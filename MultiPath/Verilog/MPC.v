==> flow/design.v <==
module MPC(clk, rst, en, Din, OUT);
input clk, rst, en;
input signed [17:0] Din;
output signed [27:0] OUT;
reg signed [27:0] D [0:13];
wire signed [27:0] D_4;
wire signed [27:0] D_9;
wire signed [27:0] D_13;
integer i;
always @(posedge clk or posedge rst) begin
	if (rst) begin
	    for(i = 0; i < 14; i = i + 1) begin
	    	D[i] <= 28'd0;
	    end
	end
	else if(en) begin
		for(i = 1; i < 14; i = i + 1) begin
			D[0] <= {Din, 10'd0};
			D[i] <= D[i - 1];
		end
	end
	else begin
		for(i = 0; i < 14; i = i + 1) begin
			D[i] <= D[i];
		end
	end
end
assign D_4 = (D[4] >>> 2) + (D[4] >>> 4) + (D[4] >>> 9) + (D[4] >>> 10);
assign D_9 = (D[9] >>> 1);
assign D_13 = (D[13] >>> 7) + (D[13] >>> 9);
assign OUT = D[0] + D_9 + D_13;
endmodule
# ---- Reports on MPC
# The steps from the RTL of MPC to its reports follow in flow order.
# Line numbers count from 1 in the design file above.
# Not given: n/a
dict set report design {
  top_module {MPC}
  clk_port {clk}
  cell_library {sky130hd}
  lib_corner {tt_025C_1v80}
}

# ---- Word level
# Yosys after proc, flatten, opt, wreduce and memory -nomap, before mapping. Enables and synchronous resets that opt folds into registers are not counted as muxes. Print and check cells are not counted. Equal cells are merged and count once.
dict set report bits {
  inputBits 21
  word_cells 17
  out_inout_bits 28
  regBits 252
}
dict set report op_classes {
  addsub 3
}
# cell n
set ops {}
lappend ops {{28-bit by 22-bit adder with 28-bit output} 1}
lappend ops {{28-bit by 27-bit adder with 28-bit output} 1}
lappend ops {{21-bit by 19-bit adder with 22-bit output} 1}

# ---- Longest topological paths
# Longest topological path by Yosys (ltp), each cell counted once; first at word level (registers and memories cut), then after technology mapping (sequential cells cut; the memories' decode and read muxes count).
dict set report depth {
  ltp_word 2
  abc_area 0
  mapped_depth 12
  depth_no_buf 11
}

# ---- Synthesis result
# Yosys stat after the flow's synthesis: flattened, memories mapped to cells. It holds for the ABC_AREA given above (unset counts as 0); a run with the other value may have another netlist.
# type n area_total_um2
set types {}
lappend types {sky130_fd_sc_hd__dfrtp_1 252 6.31E+03}
lappend types {sky130_fd_sc_hd__mux2_2 220 2.48E+03}
lappend types {sky130_fd_sc_hd__fa_1 28 560.538}
lappend types {sky130_fd_sc_hd__ha_1 42 525.504}
lappend types {sky130_fd_sc_hd__inv_1 65 243.984}
lappend types {sky130_fd_sc_hd__o21ai_0 41 205.197}
lappend types {sky130_fd_sc_hd__nand2_1 54 202.694}
lappend types {sky130_fd_sc_hd__xnor2_1 16 140.134}
lappend types {sky130_fd_sc_hd__clkbuf_1 31 116.362}
lappend types {sky130_fd_sc_hd__a21oi_1 22 110.106}
lappend types {sky130_fd_sc_hd__nor2_1 15 56.304}
lappend types {sky130_fd_sc_hd__xor2_1 5 43.792}
lappend types {sky130_fd_sc_hd__clkbuf_8 3 41.29}
lappend types {sky130_fd_sc_hd__a21o_1 4 30.029}
lappend types {sky130_fd_sc_hd__nand3_1 5 25.024}
lappend types {sky130_fd_sc_hd__a211oi_1 3 22.522}
lappend types {sky130_fd_sc_hd__buf_4 3 22.522}
lappend types {sky130_fd_sc_hd__o211ai_1 3 22.522}
# Not listed: further types 27, cells in them 43.
dict set report synth_totals {
  seqArea_um2 6306.0
  buf_cells 39
  cell_count 855
  area_um2 11461.0
  ff_cells 252
}

# ---- Timing after synthesis
# Path of least setup slack by OpenSTA after synthesis, without wires, with an ideal clock, recovery checks aside; 20% of the period is set as input and as output delay. Where synthesis merged equal registers, the netlist keeps one of their names.
dict set report synth_timing {
  path_kind {reg-to-output}
  from {reg D[13][19]}
  to {out OUT[27]}
  driving_pins 12
  arrival_ns 3.052
  required_ns 3.408
  period_ns 4.26
  path_slack_ns 0.356
  t_first_pin_ns 0.000
  path_buffers 0
  path_delay_ns 3.052
  output_delay_ns 0.852
  period_less_setup_slack_ns 3.904
}
# "path_delay_ns" is the arrival time less input delay plus setup time.
# A path that ends at an output port has no setup time.
# "driving_pins" counts driving pins, that of a launching flip-flop among them; a cell with two outputs on the path counts twice.
# "period_less_setup_slack_ns" is the clock period less the worst setup slack; recovery checks do not enter. This is arithmetic on one report: input and output delays are still those of the set period (20% each).
# Between the ends stands the longest chain of elaborated cells between them, by number of cells; it is not shown to be the way that was timed. Of several equally long chains one is given.
# A line is the first line of the expression or statement that the cell stems from. Yosys adds cells for indexed reads and writes and turns some case tables into memories.
# At most two assigning lines are given for a register; there are more.
dict set report synth_between {
  path_cell_list {sky130_fd_sc_hd__dfrtp_1 > sky130_fd_sc_hd__inv_1 > sky130_fd_sc_hd__fa_1 > sky130_fd_sc_hd__fa_1 > sky130_fd_sc_hd__inv_1 > sky130_fd_sc_hd__ha_1 > sky130_fd_sc_hd__and4_1 > sky130_fd_sc_hd__nand2_1 > sky130_fd_sc_hd__a21o_1 > sky130_fd_sc_hd__a2111oi_2 > sky130_fd_sc_hd__o221ai_1 > sky130_fd_sc_hd__xnor2_1}
  elab_chain_cells 2
  cone_cells 2
  lines_between 2
  cone_classes {2 x add/sub}
}
# item line_no
set synth_rtl {}
lappend synth_rtl {{start, declared} 5} ;# reg signed [27:0] D [0:13];
lappend synth_rtl {{start, assigned} 19} ;# D[i] <= D[i - 1];
lappend synth_rtl {{start, assigned} 24} ;# D[i] <= D[i];
lappend synth_rtl {{21-bit by 19-bit adder with 22-bit output} 30} ;# assign D_13 = (D[13] >>> 7) + (D[13] >>> 9);
lappend synth_rtl {{28-bit by 22-bit adder with 28-bit output} 31} ;# assign OUT = D[0] + D_9 + D_13;
lappend synth_rtl {{end, declared} 4} ;# output signed [27:0] OUT;

# ---- Timing after layout
# Path of least setup slack in the final report of run 1 (OpenROAD, finished layout, wires in). Where an end is a register, its clock arrival counts in the times.
dict set report layout_timing {
  path_kind {reg-to-output}
  from {reg D[0][13]}
  to {out OUT[27]}
  t_first_pin_ns 0.54
  period_ns 2.46
  output_delay_ns 0.49
  path_slack_ns -1.76
  arrival_ns 3.73
  required_ns 1.97
  path_buffers 2
  driving_pins 14
}
# Between the ends stands the longest chain of elaborated cells between them, by number of cells; it is not shown to be the way that was timed. Of several equally long chains one is given.
dict set report layout_between {
  path_cell_list {sky130_fd_sc_hd__dfrtp_1 > sky130_fd_sc_hd__inv_2 > sky130_fd_sc_hd__fa_1 > sky130_fd_sc_hd__fa_1 > sky130_fd_sc_hd__inv_2 > sky130_fd_sc_hd__ha_4 > sky130_fd_sc_hd__and4_4 > sky130_fd_sc_hd__nand2_2 > sky130_fd_sc_hd__a21o_4 > sky130_fd_sc_hd__a2111oi_4 > sky130_fd_sc_hd__buf_4 > sky130_fd_sc_hd__o221ai_4 > sky130_fd_sc_hd__xnor2_1 > sky130_fd_sc_hd__buf_2}
  elab_chain_cells 2
  cone_cells 2
  lines_between 1
  cone_classes {2 x add/sub}
}
# item line_no
set layout_rtl {}
lappend layout_rtl {{start, declared} 5} ;# reg signed [27:0] D [0:13];
lappend layout_rtl {{start, assigned} 13} ;# D[i] <= 28'd0;
lappend layout_rtl {{start, assigned} 18} ;# D[0] <= {Din, 10'd0};
lappend layout_rtl {{28-bit by 27-bit adder with 28-bit output} 31} ;# assign OUT = D[0] + D_9 + D_13;
lappend layout_rtl {{28-bit by 22-bit adder with 28-bit output} 31}
lappend layout_rtl {{end, declared} 4} ;# output signed [27:0] OUT;

Hand-over note for MPC

Measured results for MPC: 2 stored runs of the Yosys and OpenROAD flow on sky130hd. The settings differ; the order carries no meaning. The constraints put input and output delay at 20% of the set period each and load the outputs with 0.01 pF.
By "timing.achieved_period_ns" is meant the clock period of the run minus its worst setup slack. This is arithmetic on one report: input and output delays are still those of the set period (20% each).
"worst_path_allowed_less_slack_ns" is the time allowed to the run's worst setup path (the clock period less input and output delay, where it has them) less its slack. Clock arrival times count: a late capture clock shortens it, a late launch clock lengthens it.

# run 1
==> flow/run.sh <==
#!/bin/bash
# the make line also repeats the synthesis and layout settings of config.mk as NAME=value (left out here)
make -C /OpenROAD-flow-scripts/flow DESIGN_CONFIG=/design/flow/config.mk WORK_HOME=/design/flow/orfs CLKGATE_MAP_FILE= finish
==> flow/config.mk <==
export PLATFORM = sky130hd
export DESIGN_NAME = MPC
export DESIGN_NICKNAME = MPC
export VERILOG_FILES = /design/flow/design.v
export SDC_FILE = /design/flow/constraint.sdc
export NUM_CORES = 4
export LEC_CHECK = 0
export CAP_MARGIN = 20
export CELL_PAD_IN_SITES_DETAIL_PLACEMENT = 1
export CELL_PAD_IN_SITES_GLOBAL_PLACEMENT = 3
export CORE_MARGIN = 5
export CORE_UTILIZATION = 29
export CTS_CLUSTER_SIZE = 97
export GPL_ROUTABILITY_DRIVEN = 0
export PLACE_DENSITY_LB_ADDON = 0.06
export SLEW_MARGIN = 40
==> flow/constraint.sdc <==
create_clock -name core_clock -period 2.46 [get_ports {clk}]
set_input_delay 0.4920 -clock core_clock [delete_from_list [all_inputs] [get_ports {clk}]]
set_output_delay 0.4920 -clock core_clock [all_outputs]
set_load 0.01 [all_outputs]

==> run 1: results <==
fin_util_pct=40.0
total_negative_slack_ns=-29.557
stdcell_area_um2=15563.7
holdWs_ns=0.386
worst_path_allowed_less_slack_ns=3.73
path_kind="reg-to-output"
die_footprint_um2=43597.4
timing.setup.ws_ns=-1.760
timing.achieved_period_ns=4.220
yosys_chip_area_um2=11461.0

# run 2
==> flow/run.sh <==
#!/bin/bash
# the make line also repeats the synthesis and layout settings of config.mk as NAME=value (left out here)
make -C /OpenROAD-flow-scripts/flow DESIGN_CONFIG=/design/flow/config.mk WORK_HOME=/design/flow/orfs CLKGATE_MAP_FILE= finish
==> flow/config.mk <==
export PLATFORM = sky130hd
export DESIGN_NAME = MPC
export DESIGN_NICKNAME = MPC
export VERILOG_FILES = /design/flow/design.v
export SDC_FILE = /design/flow/constraint.sdc
export NUM_CORES = 4
export LEC_CHECK = 0
export ABC_AREA = 0
export CAP_MARGIN = 20
export CELL_PAD_IN_SITES_DETAIL_PLACEMENT = 2
export CORE_MARGIN = 7
export CORE_UTILIZATION = 53
export CTS_CLUSTER_SIZE = 70
export GPL_TIMING_DRIVEN = 0
export SETUP_SLACK_MARGIN = 0.24
export SLEW_MARGIN = 0
==> flow/constraint.sdc <==
create_clock -name core_clock -period 3.62 [get_ports {clk}]
set_input_delay 0.7240 -clock core_clock [delete_from_list [all_inputs] [get_ports {clk}]]
set_output_delay 0.7240 -clock core_clock [all_outputs]
set_load 0.01 [all_outputs]

==> run 2: results <==
outcome="incomplete, clock tree synthesis halted on DPL-0033"

End of note.
