==> flow/design.v <==
`timescale 1ns/10ps
module DFF(clk, rst, D, Q);
input clk, rst;
input [17:0] D;
output reg [17:0] Q;
always @(posedge clk or posedge rst) begin
	if (rst) begin
	    Q <= 18'd0;
	end
	else begin
		Q <= D;
	end
end
endmodule
module FA(in1, in2, out);
input signed [15:0] in1;
input signed [17:0] in2;
output signed [17:0] out;
assign out = in1 + in2;
endmodule
`timescale 1ns/10ps
module SRRC(clk, rst, en, Din, Dout);
input clk, rst, en;
input [1:0] Din;
output [17:0] Dout;
wire signed [15:0] din;
wire signed [15:0] m [0:32];
wire [17:0] q [0:31]; 
wire [17:0] sum [0:31];
assign din = {Din, 14'd0};
assign m[0] = ~((din >>> 7) + (din >>> 9) + (din >>> 11)) + 1;
assign m[1] = ~((din >>> 8) + (din >>> 11) + (din >>> 13)) + 1;
assign m[2] = (din >>> 6) - (din >>> 8) - (din >>> 11) + (din >>> 14);
assign m[3] = (din >>> 6) + (din >>> 10) - (din >>> 12) - (din >>> 14);
assign m[4] = (din >>> 9) + (din >>> 12);
assign m[5] = ~((din >>> 6) + (din >>> 10) + (din >>> 12)) + 1;
assign m[6] = ~((din >>> 6) - (din >>> 9) + (din >>> 11) + (din >>> 14)) + 1;
assign m[7] = (din >>> 6) + (din >>> 9) - (din >>> 11) - (din >>> 13);
assign m[8] = (din >>> 4) - (din >>> 6) - (din >>> 8) + (din >>> 11) + (din >>> 14);
assign m[9] = (din >>> 6) - (din >>> 10) - (din >>> 13);
assign m[10] = ~((din >>> 4) + (din >>> 6) - (din >>> 10) - (din >>> 13)) + 1;
assign m[11] = ~((din >>> 3) + (din >>> 5) + (din >>> 9)) + 1;
assign m[12] = ~((din >>> 3) - (din >>> 6) - (din >>> 8) + (din >>> 13)) + 1;
assign m[13] = (din >>> 3) + (din >>> 5) + (din >>> 9) + (din >>> 11) - (din >>> 13);
assign m[14] = (din >>> 1) + (din >>> 4) + (din >>> 6) + (din >>> 9) - (din >>> 12) - (din >>> 14);
assign m[15] = din - (din >>> 5) + (din >>> 7) - (din >>> 9) - (din >>> 11) - (din >>> 13);
assign m[16] = din + (din >>> 3) + (din >>> 7) + (din >>> 9) - (din >>> 11);
assign m[17] = din - (din >>> 5) + (din >>> 7) - (din >>> 9) - (din >>> 11) - (din >>> 13);
assign m[18] = (din >>> 1) + (din >>> 4) + (din >>> 6) + (din >>> 9) - (din >>> 12) - (din >>> 14);
assign m[19] = (din >>> 3) + (din >>> 5) + (din >>> 9) + (din >>> 11) - (din >>> 13);
assign m[20] = ~((din >>> 3) - (din >>> 6) - (din >>> 8) + (din >>> 13)) + 1;
assign m[21] = ~((din >>> 3) + (din >>> 5) + (din >>> 9)) + 1;
assign m[22] = ~((din >>> 4) + (din >>> 6) - (din >>> 10) - (din >>> 13)) + 1;
assign m[23] = (din >>> 6) - (din >>> 10) - (din >>> 13);
assign m[24] = (din >>> 4) - (din >>> 6) - (din >>> 8) + (din >>> 11) + (din >>> 14);
assign m[25] = (din >>> 6) + (din >>> 9) - (din >>> 11) - (din >>> 13);
assign m[26] = ~((din >>> 6) - (din >>> 9) + (din >>> 11) + (din >>> 14)) + 1;
assign m[27] = ~((din >>> 6) + (din >>> 10) + (din >>> 12)) + 1;
assign m[28] = (din >>> 9) + (din >>> 12);
assign m[29] = (din >>> 6) + (din >>> 10) - (din >>> 12) - (din >>> 14);
assign m[30] = (din >>> 6) - (din >>> 8) - (din >>> 11) + (din >>> 14);
assign m[31] = ~((din >>> 8) + (din >>> 11) + (din >>> 13)) + 1;
assign m[32] = ~((din >>> 7) + (din >>> 9) + (din >>> 11)) + 1;
DFF u_DFF0 (.clk(clk), .rst(rst), .D(sum[1]), .Q(q[0]));
DFF u_DFF1 (.clk(clk), .rst(rst), .D(sum[2]), .Q(q[1]));
DFF u_DFF2 (.clk(clk), .rst(rst), .D(sum[3]), .Q(q[2]));
DFF u_DFF3 (.clk(clk), .rst(rst), .D(sum[4]), .Q(q[3]));
DFF u_DFF4 (.clk(clk), .rst(rst), .D(sum[5]), .Q(q[4]));
DFF u_DFF5 (.clk(clk), .rst(rst), .D(sum[6]), .Q(q[5]));
DFF u_DFF6 (.clk(clk), .rst(rst), .D(sum[7]), .Q(q[6]));
DFF u_DFF7 (.clk(clk), .rst(rst), .D(sum[8]), .Q(q[7]));
DFF u_DFF8 (.clk(clk), .rst(rst), .D(sum[9]), .Q(q[8]));
DFF u_DFF9 (.clk(clk), .rst(rst), .D(sum[10]), .Q(q[9]));
DFF u_DFF10 (.clk(clk), .rst(rst), .D(sum[11]), .Q(q[10]));
DFF u_DFF11 (.clk(clk), .rst(rst), .D(sum[12]), .Q(q[11]));
DFF u_DFF12 (.clk(clk), .rst(rst), .D(sum[13]), .Q(q[12]));
DFF u_DFF13 (.clk(clk), .rst(rst), .D(sum[14]), .Q(q[13]));
DFF u_DFF14 (.clk(clk), .rst(rst), .D(sum[15]), .Q(q[14]));
DFF u_DFF15 (.clk(clk), .rst(rst), .D(sum[16]), .Q(q[15]));
DFF u_DFF16 (.clk(clk), .rst(rst), .D(sum[17]), .Q(q[16]));
DFF u_DFF17 (.clk(clk), .rst(rst), .D(sum[18]), .Q(q[17]));
DFF u_DFF18 (.clk(clk), .rst(rst), .D(sum[19]), .Q(q[18]));
DFF u_DFF19 (.clk(clk), .rst(rst), .D(sum[20]), .Q(q[19]));
DFF u_DFF20 (.clk(clk), .rst(rst), .D(sum[21]), .Q(q[20]));
DFF u_DFF21 (.clk(clk), .rst(rst), .D(sum[22]), .Q(q[21]));
DFF u_DFF22 (.clk(clk), .rst(rst), .D(sum[23]), .Q(q[22]));
DFF u_DFF23 (.clk(clk), .rst(rst), .D(sum[24]), .Q(q[23]));
DFF u_DFF24 (.clk(clk), .rst(rst), .D(sum[25]), .Q(q[24]));
DFF u_DFF25 (.clk(clk), .rst(rst), .D(sum[26]), .Q(q[25]));
DFF u_DFF26 (.clk(clk), .rst(rst), .D(sum[27]), .Q(q[26]));
DFF u_DFF27 (.clk(clk), .rst(rst), .D(sum[28]), .Q(q[27]));
DFF u_DFF28 (.clk(clk), .rst(rst), .D(sum[29]), .Q(q[28]));
DFF u_DFF29 (.clk(clk), .rst(rst), .D(sum[30]), .Q(q[29]));
DFF u_DFF30 (.clk(clk), .rst(rst), .D(sum[31]), .Q(q[30]));
DFF u_DFF31 (.clk(clk), .rst(rst), .D({m[32][15], m[32][15], m[32]}), .Q(q[31]));
FA u_FA0 (.in1(m[0]), .in2(q[0]), .out(sum[0]));
FA u_FA1 (.in1(m[1]), .in2(q[1]), .out(sum[1]));
FA u_FA2 (.in1(m[2]), .in2(q[2]), .out(sum[2]));
FA u_FA3 (.in1(m[3]), .in2(q[3]), .out(sum[3]));
FA u_FA4 (.in1(m[4]), .in2(q[4]), .out(sum[4]));
FA u_FA5 (.in1(m[5]), .in2(q[5]), .out(sum[5]));
FA u_FA6 (.in1(m[6]), .in2(q[6]), .out(sum[6]));
FA u_FA7 (.in1(m[7]), .in2(q[7]), .out(sum[7]));
FA u_FA8 (.in1(m[8]), .in2(q[8]), .out(sum[8]));
FA u_FA9 (.in1(m[9]), .in2(q[9]), .out(sum[9]));
FA u_FA10 (.in1(m[10]), .in2(q[10]), .out(sum[10]));
FA u_FA11 (.in1(m[11]), .in2(q[11]), .out(sum[11]));
FA u_FA12 (.in1(m[12]), .in2(q[12]), .out(sum[12]));
FA u_FA13 (.in1(m[13]), .in2(q[13]), .out(sum[13]));
FA u_FA14 (.in1(m[14]), .in2(q[14]), .out(sum[14]));
FA u_FA15 (.in1(m[15]), .in2(q[15]), .out(sum[15]));
FA u_FA16 (.in1(m[16]), .in2(q[16]), .out(sum[16]));
FA u_FA17 (.in1(m[17]), .in2(q[17]), .out(sum[17]));
FA u_FA18 (.in1(m[18]), .in2(q[18]), .out(sum[18]));
FA u_FA19 (.in1(m[19]), .in2(q[19]), .out(sum[19]));
FA u_FA20 (.in1(m[20]), .in2(q[20]), .out(sum[20]));
FA u_FA21 (.in1(m[21]), .in2(q[21]), .out(sum[21]));
FA u_FA22 (.in1(m[22]), .in2(q[22]), .out(sum[22]));
FA u_FA23 (.in1(m[23]), .in2(q[23]), .out(sum[23]));
FA u_FA24 (.in1(m[24]), .in2(q[24]), .out(sum[24]));
FA u_FA25 (.in1(m[25]), .in2(q[25]), .out(sum[25]));
FA u_FA26 (.in1(m[26]), .in2(q[26]), .out(sum[26]));
FA u_FA27 (.in1(m[27]), .in2(q[27]), .out(sum[27]));
FA u_FA28 (.in1(m[28]), .in2(q[28]), .out(sum[28]));
FA u_FA29 (.in1(m[29]), .in2(q[29]), .out(sum[29]));
FA u_FA30 (.in1(m[30]), .in2(q[30]), .out(sum[30]));
FA u_FA31 (.in1(m[31]), .in2(q[31]), .out(sum[31]));
assign Dout = sum[0];
endmodule
Step by step through the tools: SRRC
Tool output for the design above, in the order of the flow.
Line numbers count from 1 in the design file above.
Library cell names are shortened.
{"block": "design", "design": "SRRC", "clock": "clk", "lib": "sky130hd", "corner": "tt_025C_1v80"}

Elaborated design
Source: Yosys, flattened and elaborated. Widths are those after wreduce; folded enables and synchronous resets count as part of the registers. Registers that Yosys merges into a memory's read port (data or address) are not register bits. Print and check cells do not count.
{"block": "word_totals", "ff_bits": 574, "latch_bits": 0, "ram_bits": 0, "romBits": 0, "clocked_rd_ports_x_width": 0, "n_memories": 0, "input_bits": 5, "output_inout_bits": 18, "word_cells": 129}
{"block": "classes", "addsub": 90, "mul": 0, "n_div": 0, "n_cmp": 0, "n_eq": 0, "shifts": 0, "mux": 0, "bitwise": 7, "n_reduce_logical": 0}
{"block": "op_table", "op": "adder 16 x 18 -> 18 bit", "count": 21}
{"block": "op_table", "op": "adder 16 x 2 -> 16 bit with constant B", "count": 7}
{"block": "op_table", "op": "adder 13 x 18 -> 18 bit", "count": 6}
{"block": "op_table", "op": "adder 12 x 18 -> 18 bit", "count": 2}
{"block": "op_table", "op": "adder 8 x 18 -> 18 bit", "count": 2}
{"block": "op_table", "op": "NOT 15 -> 16 bit", "count": 2}
{"block": "op_table", "op": "subtractor 16 x 3 -> 16 bit", "count": 2}
{"block": "op_table", "op": "subtractor 16 x 5 -> 16 bit", "count": 2}
{"block": "op_table", "op": "adder 16 x 7 -> 16 bit", "count": 2}
{"block": "op_table", "op": "adder 16 x 9 -> 16 bit", "count": 2}
{"block": "op_table", "op": "adder 14 x 7 -> 15 bit", "count": 2}
{"block": "op_table", "op": "adder 13 x 11 -> 14 bit", "count": 2}
{"block": "op_table", "op": "adder 12 x 2 -> 13 bit", "count": 2}
{"block": "op_table", "op": "subtractor 11 x 5 -> 12 bit", "count": 2}
{"block": "op_table", "op": "adder 10 x 6 -> 11 bit", "count": 2}
{"block": "op_table", "op": "adder 16 x 16 -> 17 bit", "count": 1}
{"block": "op_table", "op": "NOT 10 -> 16 bit", "count": 1}
{"block": "op_table", "op": "NOT 11 -> 16 bit", "count": 1}
{"block": "op_table", "op": "NOT 12 -> 16 bit", "count": 1}
{"block": "op_table", "op": "NOT 13 -> 16 bit", "count": 1}
{"block": "op_table", "op": "adder 15 x 12 -> 16 bit", "count": 1}
{"block": "op_table", "op": "adder 15 x 2 -> 16 bit", "count": 1}
{"block": "op_table", "op": "adder 15 x 3 -> 16 bit", "count": 1}
{"block": "op_table", "op": "adder 15 x 5 -> 16 bit", "count": 1}
{"block": "op_table", "op": "adder 16 x 10 -> 16 bit", "count": 1}
{"block": "op_table", "op": "subtractor 16 x 11 -> 16 bit", "count": 1}
{"block": "op_table", "op": "adder 16 x 13 -> 16 bit", "count": 1}
{"block": "op_table", "op": "subtractor 16 x 2 -> 16 bit", "count": 1}
Not listed: further kinds 26, cells in them 26.

Longest topological paths
Depth = most cells in a row (Yosys ltp): at word level without a register or memory, in the mapped netlist without a sequential cell, where the memories' decode and read muxes count.
{"block": "depth", "word_depth": 6, "ABC_AREA": 0, "ltp_mapped": 15, "ltp_nobuf": 15}

After synthesis
Yosys stat after the flow's synthesis: flattened, memories mapped to cells. It holds for the ABC_AREA given above (unset counts as 0); a run with the other value may have another netlist.
Totals and module areas in this step are rounded.
{"block": "synth_totals", "stdcells": 3432, "synth_area_mm2": 0.0356, "seqArea_mm2": 0.0139, "flip_flops": 557, "buffers": 16}
{"block": "by_type", "cell": "dfrtp_1", "count": 557, "type_area_um2": 1.39E+04}
{"block": "by_type", "cell": "ha_1", "count": 506, "type_area_um2": 6.33E+03}
{"block": "by_type", "cell": "xnor2_1", "count": 314, "type_area_um2": 2.75E+03}
{"block": "by_type", "cell": "a21oi_1", "count": 339, "type_area_um2": 1.7E+03}
{"block": "by_type", "cell": "a21o_1", "count": 179, "type_area_um2": 1.34E+03}
{"block": "by_type", "cell": "xor2_1", "count": 136, "type_area_um2": 1.19E+03}
{"block": "by_type", "cell": "nor2_1", "count": 217, "type_area_um2": 814.531}
{"block": "by_type", "cell": "fa_1", "count": 32, "type_area_um2": 640.614}
{"block": "by_type", "cell": "o21ai_0", "count": 124, "type_area_um2": 620.595}
{"block": "by_type", "cell": "inv_1", "count": 140, "type_area_um2": 525.504}
{"block": "by_type", "cell": "o21bai_1", "count": 69, "type_area_um2": 517.997}
{"block": "by_type", "cell": "nand2_1", "count": 125, "type_area_um2": 469.2}
{"block": "by_type", "cell": "nor2b_1", "count": 67, "type_area_um2": 419.152}
{"block": "by_type", "cell": "nor3_1", "count": 73, "type_area_um2": 365.35}
{"block": "by_type", "cell": "o21a_1", "count": 47, "type_area_um2": 352.838}
{"block": "by_type", "cell": "nand3_1", "count": 54, "type_area_um2": 270.259}
{"block": "by_type", "cell": "o21ai_1", "count": 48, "type_area_um2": 240.23}
{"block": "by_type", "cell": "nand2b_1", "count": 37, "type_area_um2": 231.472}
Not listed: further types 63, cells in them 368.
By module: a second synthesis without flattening, with its own total; a netlist apart from the flattened one above.
{"block": "unflattened", "hier_cells": 4764, "hier_area_mm2": 0.0441}
Rows give one instance, submodules left out.
{"block": "modules", "mod": "FA", "instances": 32, "n_cells": 129, "mod_area_mm2": 0.000918, "mod_seq_area_mm2": 0}
{"block": "modules", "mod": "DFF", "instances": 32, "n_cells": 19, "mod_area_mm2": 0.000454, "mod_seq_area_mm2": 0.00045}
{"block": "modules", "mod": "SRRC", "instances": 1, "n_cells": 28, "mod_area_mm2": 0.00022, "mod_seq_area_mm2": 0}

Timing after synthesis
Source: OpenSTA report_checks on the synthesized netlist (no wires, ideal clock, input and output delay 20% of the period each), path of least setup slack; recovery checks are left aside. Register names are those of the netlist, which keeps one name where synthesis merged equal registers.
{"block": "synth_timing", "path_kind": "input to output", "from": "in Din[1]", "to": "out Dout[16]", "tclk_ns": 7.5, "in_delay_ns": 1.500, "output_delay_ns": 1.500, "t_first_pin_ns": 1.500, "arrival_ns": 6.240, "t_required_ns": 6.000, "slack_ns": -0.240, "delay_ns": 4.740, "driving_pins": 11, "path_buffers": 0, "synth_period_reached_ns": 7.74}
"delay_ns" = arrival - input delay + setup time.
At an output port there is no setup time.
"driving_pins": output pins that drive a net of the path, with the launching flip-flop's if there is one; two outputs of one cell count as two.
"synth_period_reached_ns" = period - worst setup slack (recovery checks aside). The figure is calculated, with input and output delays left at 20% of the set period.
{"block": "synth_between", "path_cell_list": "inv_1 > ha_1 > ha_1 > a21o_1 > a21oi_1 > o21bai_1 > a21oi_1 > o211ai_1 > a31o_1 > a21oi_1 > xnor2_1", "cells_between": 5, "cone_classes": "add/sub: 4; logic: 1"}
{"block": "synth_lines", "item": "from (decl)", "line": 24, "source": "input [1:0] Din;"}
{"block": "synth_lines", "item": "to (decl)", "line": 25, "source": "output [17:0] Dout;"}
Chain of elaborated cells between the ends: none given.
Some nets on the timed path still bear RTL names; the line given drives or declares the net.
{"block": "synth_named_nets", "signal": "m[0][4]", "line": 31, "source": "assign m[0] = ~((din >>> 7) + (din >>> 9) + (din >>> 11)) + 1;"}

Worst path after layout
Path of least setup slack in the final report of run 1 (OpenROAD, finished layout, wires in). Where an end is a register, its clock arrival counts in the times.
{"block": "layout_timing", "path_kind": "input to output", "from": "in Din[1]", "to": "out Dout[17]", "tclk_ns": 8.85, "in_delay_ns": 1.77, "output_delay_ns": 1.77, "t_first_pin_ns": 1.77, "arrival_ns": 5.27, "t_required_ns": 7.08, "slack_ns": 1.81, "driving_pins": 12, "path_buffers": 2}
Between the ends stands the longest chain of elaborated cells between them, by number of cells; it is not shown to be the way that was timed. Of several equally long chains one is given.
A line is the first line of the expression or statement that the cell stems from. Yosys adds cells for indexed reads and writes and turns some case tables into memories.
{"block": "layout_between", "path_cell_list": "buf_2 > inv_1 > ha_4 > ha_1 > a21oi_1 > o21bai_1 > a21oi_1 > o21ai_0 > a211o_1 > a21oi_1 > xnor2_1 > clkdlybuf4s50_1", "elab_chain_len": 5, "cells_between": 5, "cone_classes": "add/sub: 4; logic: 1"}
{"block": "layout_lines", "item": "from (decl)", "line": 24, "source": "input [1:0] Din;"}
{"block": "layout_lines", "item": "adder 9 x 7 -> 10 bit", "line": 31, "source": "assign m[0] = ~((din >>> 7) + (din >>> 9) + (din >>> 11)) + 1;"}
{"block": "layout_lines", "item": "adder 10 x 5 -> 11 bit", "line": 31}
{"block": "layout_lines", "item": "NOT 11 -> 16 bit", "line": 31}
{"block": "layout_lines", "item": "adder 16 x 2 -> 16 bit", "line": 31}
{"block": "layout_lines", "item": "adder 16 x 18 -> 18 bit", "line": 19, "source": "assign out = in1 + in2;"}
{"block": "layout_lines", "item": "to (decl)", "line": 25, "source": "output [17:0] Dout;"}
Some nets on the timed path still bear RTL names; the line given drives or declares the net.
{"block": "layout_named_nets", "signal": "m[0][10]", "line": 31}

Memo
Re: implementation data of SRRC

Below are 2 stored runs of the flow (Yosys, OpenROAD; platform sky130hd) on SRRC, each with its settings and what was measured, unordered. Constraints: input delay and output delay 20% of the set period each, output load 0.01 pF.
"achievedPeriod_ns" is the run's clock period less its worst setup slack. It is reckoned from that one timing run; input and output delays stay at 20% of the period that was set.
"worst_path_allowed_less_slack_ns" means the part of the period allowed to the worst setup path (the constraints hold back 20% at inputs and 20% at outputs) less its slack; where the path has registers, the arrival times of their clocks count too.
"power_mw" is the tool's figure for a default switching activity; nothing was simulated.
Results are given in rounded form.

Run 1
==> flow/run.sh <==
#!/bin/bash
# the make line also repeats the synthesis and layout settings of config.mk as NAME=value (left out here)
make -C /OpenROAD-flow-scripts/flow DESIGN_CONFIG=/design/flow/config.mk WORK_HOME=/design/flow/orfs CLKGATE_MAP_FILE= finish
==> flow/config.mk <==
export PLATFORM = sky130hd
export DESIGN_NAME = SRRC
export DESIGN_NICKNAME = SRRC
export VERILOG_FILES = /design/flow/design.v
export SDC_FILE = /design/flow/constraint.sdc
export NUM_CORES = 4
export LEC_CHECK = 0
export CAP_MARGIN = 20
export CORE_MARGIN = 2
export CORE_UTILIZATION = 40
export SLEW_MARGIN = 20
==> flow/constraint.sdc <==
create_clock -name core_clock -period 8.85 [get_ports {clk}]
set_input_delay 1.7700 -clock core_clock [delete_from_list [all_inputs] [get_ports {clk}]]
set_output_delay 1.7700 -clock core_clock [all_outputs]
set_load 0.01 [all_outputs]

==> results of run 1, as JSON <==
{
  "layout_utilization_frac": 0.451,
  "synth_chip_area_mm2": 0.0356,
  "power_mw": 15.9,
  "worst_path_allowed_less_slack_ns": 3.50,
  "critical_path_kind": "input to output",
  "dieArea_mm2": 0.0913,
  "final_hold_ws_ns": 0.325,
  "finalCellArea_mm2": 0.0398,
  "tns_ns": 0.000,
  "fin_ws_ns": 1.81,
  "achievedPeriod_ns": 7.036
}

Run 2
==> flow/run.sh <==
#!/bin/bash
# the make line also repeats the synthesis and layout settings of config.mk as NAME=value (left out here)
make -C /OpenROAD-flow-scripts/flow DESIGN_CONFIG=/design/flow/config.mk WORK_HOME=/design/flow/orfs CLKGATE_MAP_FILE= finish
==> flow/config.mk <==
export PLATFORM = sky130hd
export DESIGN_NAME = SRRC
export DESIGN_NICKNAME = SRRC
export VERILOG_FILES = /design/flow/design.v
export SDC_FILE = /design/flow/constraint.sdc
export NUM_CORES = 4
export LEC_CHECK = 0
export CAP_MARGIN = 20
export CELL_PAD_IN_SITES_GLOBAL_PLACEMENT = 0
export CORE_MARGIN = 4
export CORE_UTILIZATION = 42
export CTS_CLUSTER_DIAMETER = 195
export CTS_CLUSTER_SIZE = 45
export PLACE_DENSITY_LB_ADDON = 0.2
export SLEW_MARGIN = 20
==> flow/constraint.sdc <==
create_clock -name core_clock -period 7.09 [get_ports {clk}]
set_input_delay 1.4180 -clock core_clock [delete_from_list [all_inputs] [get_ports {clk}]]
set_output_delay 1.4180 -clock core_clock [all_outputs]
set_load 0.01 [all_outputs]

==> results of run 2, as JSON <==
{
  "fin_ws_ns": 1.09,
  "finalCellArea_mm2": 0.0379,
  "synth_chip_area_mm2": 0.0356,
  "tns_ns": 0.000,
  "final_hold_ws_ns": 0.361,
  "layout_utilization_frac": 0.452,
  "power_mw": 17.7,
  "achievedPeriod_ns": 6.002,
  "worst_path_allowed_less_slack_ns": 3.17,
  "critical_path_kind": "input to output",
  "dieArea_mm2": 0.0894
}
