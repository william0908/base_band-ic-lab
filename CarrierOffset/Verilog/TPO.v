==> flow/design.v <==
module TPO(clk, rst, en, Din, mode, OUT);
input clk, rst, en;
input signed [7:0] Din;
input [1:0] mode;
output reg signed [14:0] OUT;
reg [12:0] Din_temp;
reg [12:0] Din_buffer;
wire [13:0] out_temp;
always @(posedge clk or posedge rst) begin
	if (rst) begin
	    Din_temp <= 8'd0;
	end
	else if(en) begin
		Din_temp <= {Din, 5'd0};
	end
	else begin
		Din_temp <= Din_temp;
	end
end
always @(posedge clk or posedge rst) begin
	if (rst) begin
	    Din_buffer <= 8'd0;
	end
	else if(en) begin
		Din_buffer <= Din_temp;
	end
	else begin
		Din_buffer <= Din_buffer;
	end
end
assign out_temp = {Din_temp[12], Din_temp} + (~({Din_buffer[12], Din_buffer}) + 1);
always @(posedge clk or posedge rst) begin
	if (rst) begin
	    OUT <= 15'd0;
	end
	else if(en) begin
		case(mode)
		     0: begin
		     	OUT <= {Din_buffer[12], Din_buffer[12], Din_buffer} + (({out_temp[13], out_temp} >>> 4) + ({out_temp[13], out_temp} >>> 5));
		     end
		     1: begin
		     	OUT <= {Din_buffer[12], Din_buffer[12], Din_buffer} + (out_temp >>> 2) + (out_temp >>> 5);
		     end
		     2: begin
		     	OUT <= {Din_buffer[12], Din_buffer[12], Din_buffer} + (out_temp >>> 1);
		     end
		     default: begin
		     	OUT <= OUT;
		     end
		endcase
	end
	else begin
		OUT <= OUT;
	end
end
endmodule
# Step by step through the tools: TPO
# The steps from the RTL of TPO to its reports follow in flow order.
# Lines are those of the file above, counted from 1.
# Cell names lack the library's common part.
# A cell with - has no value.
[design]
design = "TPO"
clk_port = "clk"
cell_library = "sky130hd"
corner = "tt_025C_1v80"

# Word-level counts
# Counts by Yosys on the flattened word-level netlist (proc, flatten, opt, wreduce; memories kept). Register bits leave out memories and registers merged into their read ports (data or address). Print and check cells are left out. Cells with the same type and inputs are merged into one.
[classes]
n_reduce_logical = 3
n_eq = 2
muxes = 1
add_sub_neg = 7
bitwise = 1
[op_table]
columns = ["cell", "count"]
rows = [
  ["15-bit parallel mux with 3-bit select", 1],
  ["13-bit by 13-bit adder with 14-bit output", 2],
  ["13-bit by 14-bit adder with 15-bit output", 1],
  ["14-bit by 10-bit adder with 15-bit output", 1],
  ["14-bit by 1-bit adder with 14-bit output with constant B", 1],
  ["14-bit adder", 1],
  ["14-bit inverter", 1],
  ["11-bit by 10-bit adder with 12-bit output", 1],
  ["3-bit nonzero test", 1],
  ["2-bit by 1-bit equality test with 1-bit output with constant B", 1],
  ["2-bit equality test with constant B", 1],
  ["2-bit logical NOT", 1],
  ["2-bit AND reduction", 1],
]
[bits]
elab_cells = 17
regBits = 31

# Logic depth
# Yosys ltp: most cells in a row. Word level: on the elaborated netlist, between registers, memories and ports. Mapped: between sequential cells and ports; inverters and the memories' decode and read muxes count.
[depth]
word_depth = 6
ABC_AREA = 0
ltp_mapped = 22

# Netlist
# The flow's flattened synthesis, as Yosys stat reports it; memories are mapped. The netlist is that of the ABC_AREA named above (0 if unset); the other value can give another one.
[by_type]
columns = ["type", "count"]
rows = [
  ["dfrtp_1", 31],
  ["ha_1", 45],
  ["xnor2_1", 21],
  ["fa_1", 9],
  ["o21ai_0", 29],
  ["inv_1", 38],
  ["nand2_1", 36],
  ["a21oi_1", 26],
  ["nor2_1", 27],
  ["mux2_2", 7],
  ["xor2_1", 7],
  ["a21o_1", 6],
  ["a221oi_1", 5],
  ["clkbuf_1", 10],
  ["o31ai_1", 5],
  ["xnor2_4", 1],
  ["a31oi_1", 4],
  ["nand2b_1", 4],
]
# Other cell types: 42; their cells: 68.
[mapped]
seqArea_um2 = 775.7
n_buf = 10
synth_area_um2 = 3271.9
stdcells = 379
flip_flops = 31

# Path before layout
# OpenSTA on the mapped netlist: ideal clock, no wires. The path of least setup slack (recovery checks aside). Input and output delay are each 20% of the period. Register names are those of the netlist, which keeps one name where synthesis merged equal registers.
[synth_timing]
kind = "register to register"
startpoint = "register Din_temp[5]"
endpoint = "register OUT[12]"
path_delay_ps = 4271
n_path_buf = 0
t_arrival_ps = 4150
t_first_pin_ps = 0
driving_pins = 20
clock_period_ps = 4390
setup_slack_ps = 119
t_required_ps = 4269
synth_period_reached_ps = 4271
# "path_delay_ps" = arrival - input delay + setup time.
# "driving_pins": output pins that drive a net of the path, with the launching flip-flop's if there is one; two outputs of one cell count as two.
# "synth_period_reached_ps" is the clock period less the worst setup slack; recovery checks do not enter. This is arithmetic on one report: input and output delays are still those of the set period (20% each).
# Between the ends stands the longest chain of elaborated cells between them, by number of cells; it is not shown to be the way that was timed. Of several equally long chains one is given.
# A line is the first line of the expression or statement that the cell stems from. Yosys adds cells for indexed reads and writes and turns some case tables into memories.
# A register here has more assigning lines than the two given.
[synth_between]
cell_sequence = "dfrtp_1 -> inv_1 -> ha_1 -> inv_1 -> fa_1 -> a31o_4 -> a21o_2 -> a21o_1 -> xor2_1 -> inv_1 -> fa_1 -> inv_1 -> ha_1 -> nor2b_1 -> o31a_1 -> o311ai_1 -> a21boi_0 -> xor2_1 -> o21ai_0 -> a22o_1"
elab_chain_len = 4
[synth_lines]
columns = ["item", "line_no", "text"]
rows = [
  ["from (decl)", 6, "reg [12:0] Din_temp;"],
  ["from (assign)", 14, "Din_temp <= {Din, 5'd0};"],
  ["from (assign)", 17, "Din_temp <= Din_temp;"],
  ["14-bit adder", 31, "assign out_temp = {Din_temp[12], Din_temp} + (~({Din_buffer[12], Din_buffer}) + 1);"],
  ["13-bit by 13-bit adder with 14-bit output", 42, "OUT <= {Din_buffer[12], Din_buffer[12], Din_buffer} + (out_temp >>> 2) + (out_temp >>> 5);"],
  ["14-bit by 10-bit adder with 15-bit output", 42, ""],
  ["15-bit parallel mux with 3-bit select", 37, "case(mode)"],
  ["to (assign)", 39, "OUT <= {Din_buffer[12], Din_buffer[12], Din_buffer} + (({out_temp[13], out_temp} >>> 4) + ({out_temp[13], out_ ..."],
  ["to (assign)", 42, ""],
  ["to (decl)", 5, "output reg signed [14:0] OUT;"],
]

# Path in the finished layout
# From the final timing report of run 1: the path of least setup slack in the routed layout; clock arrival at registers is part of the times.
# The path's times are printed in steps of 10 ps; the period is the one set.
[layout_timing]
kind = "register to register"
startpoint = "register Din_buffer[6]"
endpoint = "register OUT[13]"
driving_pins = 19
t_arrival_ps = 4600
clock_period_ps = 4220
t_required_ps = 4450
t_first_pin_ps = 290
setup_slack_ps = -150
n_path_buf = 1
# Between the ends stands the longest chain of elaborated cells between them, by number of cells; it is not shown to be the way that was timed. Of several equally long chains one is given.
# A register here has more assigning lines than the two given.
[layout_between]
cell_sequence = "dfrtp_1 -> inv_1 -> ha_1 -> nor2b_2 -> o2111ai_1 -> nand3_2 -> buf_4 -> xor2_2 -> inv_2 -> fa_1 -> inv_1 -> ha_1 -> a21o_1 -> a21oi_1 -> o21ai_0 -> o31ai_1 -> and3_1 -> o21ai_0 -> a31oi_1"
elab_chain_len = 6
[layout_lines]
columns = ["item", "line_no", "text"]
rows = [
  ["from (decl)", 7, "reg [12:0] Din_buffer;"],
  ["from (assign)", 25, "Din_buffer <= Din_temp;"],
  ["from (assign)", 28, "Din_buffer <= Din_buffer;"],
  ["14-bit inverter", 31, "assign out_temp = {Din_temp[12], Din_temp} + (~({Din_buffer[12], Din_buffer}) + 1);"],
  ["14-bit by 1-bit adder with 14-bit output", 31, ""],
  ["14-bit adder", 31, ""],
  ["13-bit by 13-bit adder with 14-bit output", 42, "OUT <= {Din_buffer[12], Din_buffer[12], Din_buffer} + (out_temp >>> 2) + (out_temp >>> 5);"],
  ["14-bit by 10-bit adder with 15-bit output", 42, ""],
  ["15-bit parallel mux with 3-bit select", 37, "case(mode)"],
  ["to (assign)", 39, "OUT <= {Din_buffer[12], Din_buffer[12], Din_buffer} + (({out_temp[13], out_temp} >>> 4) + ({out_temp[13], out_ ..."],
  ["to (assign)", 42, ""],
  ["to (decl)", 5, "output reg signed [14:0] OUT;"],
]

# Measured data: module TPO, platform sky130hd, 2 stored runs of the flow under differing settings, order arbitrary. Input and output delays are each 20% of the period that was set; the output load is 0.01 pF.
# "period_reached_ps" = clock period - worst setup slack. The figure is calculated, with input and output delays left at 20% of the set period.
# "worst_path_allowed_less_slack_ps": the worst setup path's part of the clock period (all of it between registers, 20% less for each end at a port) less its slack. A launch clock that arrives late makes it longer, a capture clock that arrives late makes it shorter.
# "total_power_mw" is the tool's figure for a default switching activity; nothing was simulated.
# "worst_path_allowed_less_slack_ps" is known to 10 ps.

[[run]]
name = "run 1"
[run.settings]
period_ns = 4.22
CORE_UTILIZATION = 58
SETUP_SLACK_MARGIN = -0.33
PLACE_DENSITY_LB_ADDON = 0.08
CORE_ASPECT_RATIO = 1.82
CORE_MARGIN = 3
CELL_PAD_IN_SITES_DETAIL_PLACEMENT = 0
TNS_END_PERCENT = 40
CTS_CLUSTER_SIZE = 24
CAP_MARGIN = 20
SLEW_MARGIN = 20
[run.results]
total_power_mw = 3.497
setupTns_ps = -259
fin_hold_ws_ps = 474
layout_stdcell_area_um2 = 4051.4
final_setup_ws_ps = -154
die_area_um2 = 6619.3
worst_path_allowed_less_slack_ps = 4370
critical_path_kind = "register to register"
synthesis_area_um2 = 3271.9
period_reached_ps = 4374
finalUtil_pct = 75.0

[[run]]
name = "run 2"
[run.settings]
period_ns = 3.3
CAP_MARGIN = 20
CORE_MARGIN = 2
CORE_UTILIZATION = 40
SLEW_MARGIN = 20
[run.results]
total_power_mw = 5.620
setupTns_ps = -5836
fin_hold_ws_ps = 478
layout_stdcell_area_um2 = 4968.5
final_setup_ws_ps = -863
die_area_um2 = 8918.9
worst_path_allowed_less_slack_ps = 4160
critical_path_kind = "register to register"
synthesis_area_um2 = 3271.9
period_reached_ps = 4163
finalUtil_pct = 63.6
